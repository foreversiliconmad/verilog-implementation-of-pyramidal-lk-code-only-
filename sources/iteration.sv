==> flow/design.v <==
`timescale 1ns / 1ps
module iteration
#(parameter
max_d = 32,  
max_sumd = max_d+4,
sumd_frac = 26,
sumd_int = 6, 
max_sumd_frac = 10) 
(
input clk, reset, enable,  
input shift_d,  
input signed [max_d-1:0] dr, dc,  
output reg signed [max_sumd-1:0] sum_dr, sum_dc,  
output wire signed [sumd_int-1:0] sumdr_int, sumdc_int,  
output wire signed [max_sumd_frac-1:0] rounded_sumdr_frac, rounded_sumdc_frac);  
always@(posedge clk, posedge reset)
begin
    if(reset)
    begin
        sum_dr <= {max_sumd{1'b0}}; 
        sum_dc <= {max_sumd{1'b0}};
    end
    else if(enable)
    begin
        sum_dr <= sum_dr + {{4{dr[max_d-1]}}, dr}; 
        sum_dc <= sum_dc + {{4{dc[max_d-1]}}, dc};
    end
    else if(shift_d)
    begin 
        sum_dr <= (sum_dr<<1); 
        sum_dc <= (sum_dc<<1);
    end 
    else
    begin
        sum_dr <= sum_dr; 
        sum_dc <= sum_dc;
    end   
end
wire signed [max_sumd-1:0]abs_sum_dr, abs_sum_dc; 
assign abs_sum_dc = sum_dc[max_sumd-1] ? -sum_dc : sum_dc; 
assign abs_sum_dr = sum_dr[max_sumd-1] ? -sum_dr : sum_dr;
wire [sumd_int-1:0] abs_sumdr_int, abs_sumdc_int;
wire [sumd_frac-1:0] sumdr_frac, sumdc_frac;  
assign {abs_sumdr_int, sumdr_frac} = abs_sum_dr; 
assign {abs_sumdc_int, sumdc_frac} = abs_sum_dc;
assign sumdr_int = (abs_sumdr_int == 0) ? {sumd_int{1'b0}} : (sum_dr[max_sumd-1] ? -abs_sumdr_int : abs_sumdr_int);  
assign sumdc_int = (abs_sumdc_int == 0) ? {sumd_int{1'b0}} : (sum_dc[max_sumd-1] ? -abs_sumdc_int : abs_sumdc_int);
localparam OLD_FRAC = sumd_frac;  
localparam NEW_FRAC = max_sumd_frac;  
localparam DROP = OLD_FRAC - NEW_FRAC;         
localparam ROUND_BIT = DROP - 1;               
assign rounded_sumdr_frac = sumdr_frac[(OLD_FRAC-1)-:NEW_FRAC] + sumdr_frac[ROUND_BIT];
assign rounded_sumdc_frac = sumdc_frac[(OLD_FRAC-1)-:NEW_FRAC] + sumdc_frac[ROUND_BIT];
endmodule
Step by step through the tools: iteration --
The steps from the RTL of iteration to its reports follow in flow order. Lines are those of the file above, counted from 1. The mark n/a stands for no value.
Set-up: top module iteration, clock input clk, cell library sky130hd, timing corner tt_025C_1v80

Word-level counts --
Counts by Yosys on the flattened word-level netlist (proc, flatten, opt, wreduce; memories kept). Register bits leave out memories and registers merged into their read ports (data or address). Print and check cells are left out. Cells with the same type and inputs are merged into one.
Cells by class: add/subtract/negate cells 8, muxes and demuxes 10, reduce/logical cells 3
Operators with widths (number):
- 36-bit 2-to-1 mux | 4
- 36-bit adder | 2
- 32-bit negation | 2
- 32-bit 2-to-1 mux | 2
- 6-bit 2-to-1 mux | 4
- 10-bit by 1-bit adder with 10-bit output | 2
- 6-bit negation | 2
- 6-bit zero test | 2
- 2-bit nonzero test | 1
Storage and ports: flip-flop bits (word level) 72, input port bits 68, output and inout port bits 104

Depth --
Yosys ltp: most cells in a row. Word level: on the elaborated netlist, between registers, memories and ports. Mapped: between sequential cells and ports; inverters and the memories' decode and read muxes count.
Depth: depth after elaboration 5, ABC_AREA 0, mapped depth 13, mapped depth without buffers 13

Mapped cells and area --
Source: synth_stat.txt of the flow (Yosys; design flattened, memories mapped). It holds for the ABC_AREA given above (unset counts as 0); a run with the other value may have another netlist.
Cell types:
- sky130_fd_sc_hd__dfrtp_1 | number 72, area in all 1.8E+03 µm²
- sky130_fd_sc_hd__ha_1 | number 76, area in all 950.912 µm²
- sky130_fd_sc_hd__mux2i_1 | number 63, area in all 630.605 µm²
- sky130_fd_sc_hd__xnor2_1 | number 63, area in all 551.779 µm²
- sky130_fd_sc_hd__o21ai_0 | number 94, area in all 470.451 µm²
- sky130_fd_sc_hd__a21oi_1 | number 85, area in all 425.408 µm²
- sky130_fd_sc_hd__nand2_1 | number 107, area in all 401.635 µm²
- sky130_fd_sc_hd__xor2_1 | number 40, area in all 350.336 µm²
- sky130_fd_sc_hd__a21o_1 | number 39, area in all 292.781 µm²
- sky130_fd_sc_hd__a211oi_1 | number 25, area in all 187.68 µm²
- sky130_fd_sc_hd__nor2_1 | number 49, area in all 183.926 µm²
- sky130_fd_sc_hd__clkbuf_1 | number 40, area in all 150.144 µm²
- sky130_fd_sc_hd__nor2b_1 | number 23, area in all 143.888 µm²
- sky130_fd_sc_hd__nand4_1 | number 17, area in all 106.352 µm²
- sky130_fd_sc_hd__nand3_1 | number 21, area in all 105.101 µm²
- sky130_fd_sc_hd__inv_1 | number 22, area in all 82.579 µm²
- sky130_fd_sc_hd__o21bai_1 | number 11, area in all 82.579 µm²
- sky130_fd_sc_hd__and3_1 | number 13, area in all 81.328 µm²
Other cell types: 56; their cells: 164.
Mapped netlist: standard cells after synthesis 1024, synthesis area 8247.9 µm², flip-flops 72, buffers 55

Worst setup path after synthesis --
OpenSTA on the mapped netlist: ideal clock, no wires. The path of least setup slack (recovery checks aside). Input and output delay are each 20% of the period. Register names are those of the netlist, which keeps one name where synthesis merged equal registers.
Timing after synthesis: path kind flip-flop to output port, start register sum_dc[0], end output sumdc_int[4], clock period 4750 ps, time at the first pin 0 ps, arrival time 3094 ps, required time 3800 ps, path slack 706 ps, delay of the path 3094 ps, stages on the path 14, path buffers 1, synthesis period reached 4044 ps
"delay of the path" = arrival - input delay + setup time. A path that ends at an output port has no setup time. "stages on the path" counts driving pins, that of a launching flip-flop among them; a cell with two outputs on the path counts twice. "synthesis period reached" = period - worst setup slack (recovery checks aside). The figure is calculated, with input and output delays left at 20% of the set period. The rows between start and end are the longest chain of elaborated cells between them; the timing report does not say that the signal goes this way. Where chains are equally long, one stands for them. A line is the first line of the expression or statement that the cell stems from. Yosys adds cells for indexed reads and writes and turns some case tables into memories. A register here has more assigning lines than the two given.
On the way, after synthesis: cell sequence sky130_fd_sc_hd__dfrtp_1 -> sky130_fd_sc_hd__nor4_1 -> sky130_fd_sc_hd__nand4_1 -> sky130_fd_sc_hd__or4_1 -> sky130_fd_sc_hd__buf_4 -> sky130_fd_sc_hd__nor3b_2 -> sky130_fd_sc_hd__nand2_1 -> sky130_fd_sc_hd__or2_2 -> sky130_fd_sc_hd__o21ai_0 -> sky130_fd_sc_hd__xor2_1 -> sky130_fd_sc_hd__ha_1 -> sky130_fd_sc_hd__nor4_1 -> sky130_fd_sc_hd__o21ai_1 -> sky130_fd_sc_hd__xnor2_1, cells in the longest elaborated chain 5, elaborated cells between the ends (all ways) 6, RTL lines with such cells 2, those cells by class add/sub (2); mux (3); reduce/logical (1)
Ends and longest elaborated chain, after synthesis:
- start: declaration | RTL line 13 | output reg signed [max_sumd-1:0] sum_dr, sum_dc,
- start: assignment | RTL line 26 | sum_dc <= sum_dc + {{4{dc[max_d-1]}}, dc};
- start: assignment | RTL line 31 | sum_dc <= (sum_dc<<1);
- 32-bit negation | RTL line 40 | assign abs_sum_dc = sum_dc[max_sumd-1] ? -sum_dc : sum_dc;
- 32-bit 2-to-1 mux | RTL line 40
- 6-bit negation | RTL line 47 | assign sumdc_int = (abs_sumdc_int == 0) ? {sumd_int{1'b0}} : (sum_dc[max_sumd-1] ? -abs_sumdc_int : abs_sumdc_ ...
- 6-bit 2-to-1 mux (2 in a row) | RTL line 47
- end: declaration | RTL line 14 | output wire signed [sumd_int-1:0] sumdr_int, sumdc_int,

Path in the finished layout --
Path of least setup slack in the final report of run 1 (OpenROAD, finished layout, wires in). Where an end is a register, its clock arrival counts in the times. The report prints the path's times to 10 ps; the period is as set.
Timing post-layout: path kind flip-flop to output port, start register sum_dc[2], end output sumdc_int[4], clock period 2860 ps, time at the first pin 340 ps, arrival time 3580 ps, required time 2290 ps, path slack -1290 ps, stages on the path 15, path buffers 2
The rows between start and end are the longest chain of elaborated cells between them; the timing report does not say that the signal goes this way. Where chains are equally long, one stands for them. A register here has more assigning lines than the two given.
On the way, post-layout: cell sequence sky130_fd_sc_hd__dfrtp_2 -> sky130_fd_sc_hd__nor4_2 -> sky130_fd_sc_hd__nand4_1 -> sky130_fd_sc_hd__or4_4 -> sky130_fd_sc_hd__nor3b_4 -> sky130_fd_sc_hd__nand2_1 -> sky130_fd_sc_hd__or2_4 -> sky130_fd_sc_hd__o21ai_2 -> sky130_fd_sc_hd__xor2_1 -> sky130_fd_sc_hd__ha_2 -> sky130_fd_sc_hd__buf_6 -> sky130_fd_sc_hd__and4_1 -> sky130_fd_sc_hd__o21ai_1 -> sky130_fd_sc_hd__xnor2_1 -> sky130_fd_sc_hd__buf_2, cells in the longest elaborated chain 5, elaborated cells between the ends (all ways) 6, RTL lines with such cells 2, those cells by class add/sub (2); mux (3); reduce/logical (1)
Ends and longest elaborated chain, post-layout:
- start: declaration | RTL line 13 | output reg signed [max_sumd-1:0] sum_dr, sum_dc,
- start: assignment | RTL line 26 | sum_dc <= sum_dc + {{4{dc[max_d-1]}}, dc};
- start: assignment | RTL line 31 | sum_dc <= (sum_dc<<1);
- 32-bit negation | RTL line 40 | assign abs_sum_dc = sum_dc[max_sumd-1] ? -sum_dc : sum_dc;
- 32-bit 2-to-1 mux | RTL line 40
- 6-bit negation | RTL line 47 | assign sumdc_int = (abs_sumdc_int == 0) ? {sumd_int{1'b0}} : (sum_dc[max_sumd-1] ? -abs_sumdc_int : abs_sumdc_ ...
- 6-bit 2-to-1 mux (2 in a row) | RTL line 47
- end: declaration | RTL line 14 | output wire signed [sumd_int-1:0] sumdr_int, sumdc_int,

Data sheet: physical implementation of iteration

Measured data: module iteration, platform sky130hd, 2 stored runs of the flow under differing settings, order arbitrary. Input and output delays are each 20% of the period that was set; the output load is 0.01 pF.
"clock period reached" is the run's clock period less its worst setup slack. It is reckoned from that one timing run; input and output delays stay at 20% of the period that was set.
"time used up by the worst setup path" means the part of the period allowed to the worst setup path (the constraints hold back 20% at inputs and 20% at outputs) less its slack; where the path has registers, the arrival times of their clocks count too.
"total power after layout" is the tool's figure for a default switching activity; nothing was simulated.
"time used up by the worst setup path" is known to 10 ps.

[run 1] flow files
==> flow/run.sh <==
#!/bin/bash
# the make line also repeats the synthesis and layout settings of config.mk as NAME=value (left out here)
make -C /OpenROAD-flow-scripts/flow DESIGN_CONFIG=/design/flow/config.mk WORK_HOME=/design/flow/orfs CLKGATE_MAP_FILE= finish
==> flow/config.mk <==
export PLATFORM = sky130hd
export DESIGN_NAME = iteration
export DESIGN_NICKNAME = iteration
export VERILOG_FILES = /design/flow/design.v
export SDC_FILE = /design/flow/constraint.sdc
export NUM_CORES = 4
export LEC_CHECK = 0
export CAP_MARGIN = 20
export CELL_PAD_IN_SITES_DETAIL_PLACEMENT = 0
export CELL_PAD_IN_SITES_GLOBAL_PLACEMENT = 2
export CORE_ASPECT_RATIO = 0.94
export CORE_MARGIN = 2
export CORE_UTILIZATION = 24
export CTS_CLUSTER_SIZE = 85
export GPL_TIMING_DRIVEN = 0
export HOLD_SLACK_MARGIN = 0.07
export PLACE_DENSITY = 0.6
export SLEW_MARGIN = 20
export TNS_END_PERCENT = 15
==> flow/constraint.sdc <==
create_clock -name core_clock -period 2.86 [get_ports {clk}]
set_input_delay 0.5720 -clock core_clock [delete_from_list [all_inputs] [get_ports {clk}]]
set_output_delay 0.5720 -clock core_clock [all_outputs]
set_load 0.01 [all_outputs]

[run 1] result: post-synthesis cell area 8247.9 µm²; overall die area 35866.0 µm²; area of the standard cells in the finished layout 11737.5 µm²; final utilization 34.8 %; setup slack of the worst path -1292 ps; total negative setup slack -33246 ps; worst hold slack after layout 612 ps; total power after layout 14.602 mW; clock period reached 4152 ps; time used up by the worst setup path 3580 ps; class of the worst setup path flip-flop to output port

[run 2] flow files
==> flow/run.sh <==
#!/bin/bash
# the make line also repeats the synthesis and layout settings of config.mk as NAME=value (left out here)
make -C /OpenROAD-flow-scripts/flow DESIGN_CONFIG=/design/flow/config.mk WORK_HOME=/design/flow/orfs CLKGATE_MAP_FILE= finish
==> flow/config.mk <==
export PLATFORM = sky130hd
export DESIGN_NAME = iteration
export DESIGN_NICKNAME = iteration
export VERILOG_FILES = /design/flow/design.v
export SDC_FILE = /design/flow/constraint.sdc
export NUM_CORES = 4
export LEC_CHECK = 0
export CAP_MARGIN = 20
export CORE_MARGIN = 2
export CORE_UTILIZATION = 40
export SLEW_MARGIN = 20
==> flow/constraint.sdc <==
create_clock -name core_clock -period 5.05 [get_ports {clk}]
set_input_delay 1.0100 -clock core_clock [delete_from_list [all_inputs] [get_ports {clk}]]
set_output_delay 1.0100 -clock core_clock [all_outputs]
set_load 0.01 [all_outputs]

[run 2] result: post-synthesis cell area 8247.9 µm²; overall die area 21784.3 µm²; area of the standard cells in the finished layout 10563.9 µm²; final utilization 52.2 %; setup slack of the worst path 127 ps; total negative setup slack 0 ps; worst hold slack after layout 616 ps; total power after layout 7.640 mW; clock period reached 4923 ps; time used up by the worst setup path 3910 ps; class of the worst setup path flip-flop to output port
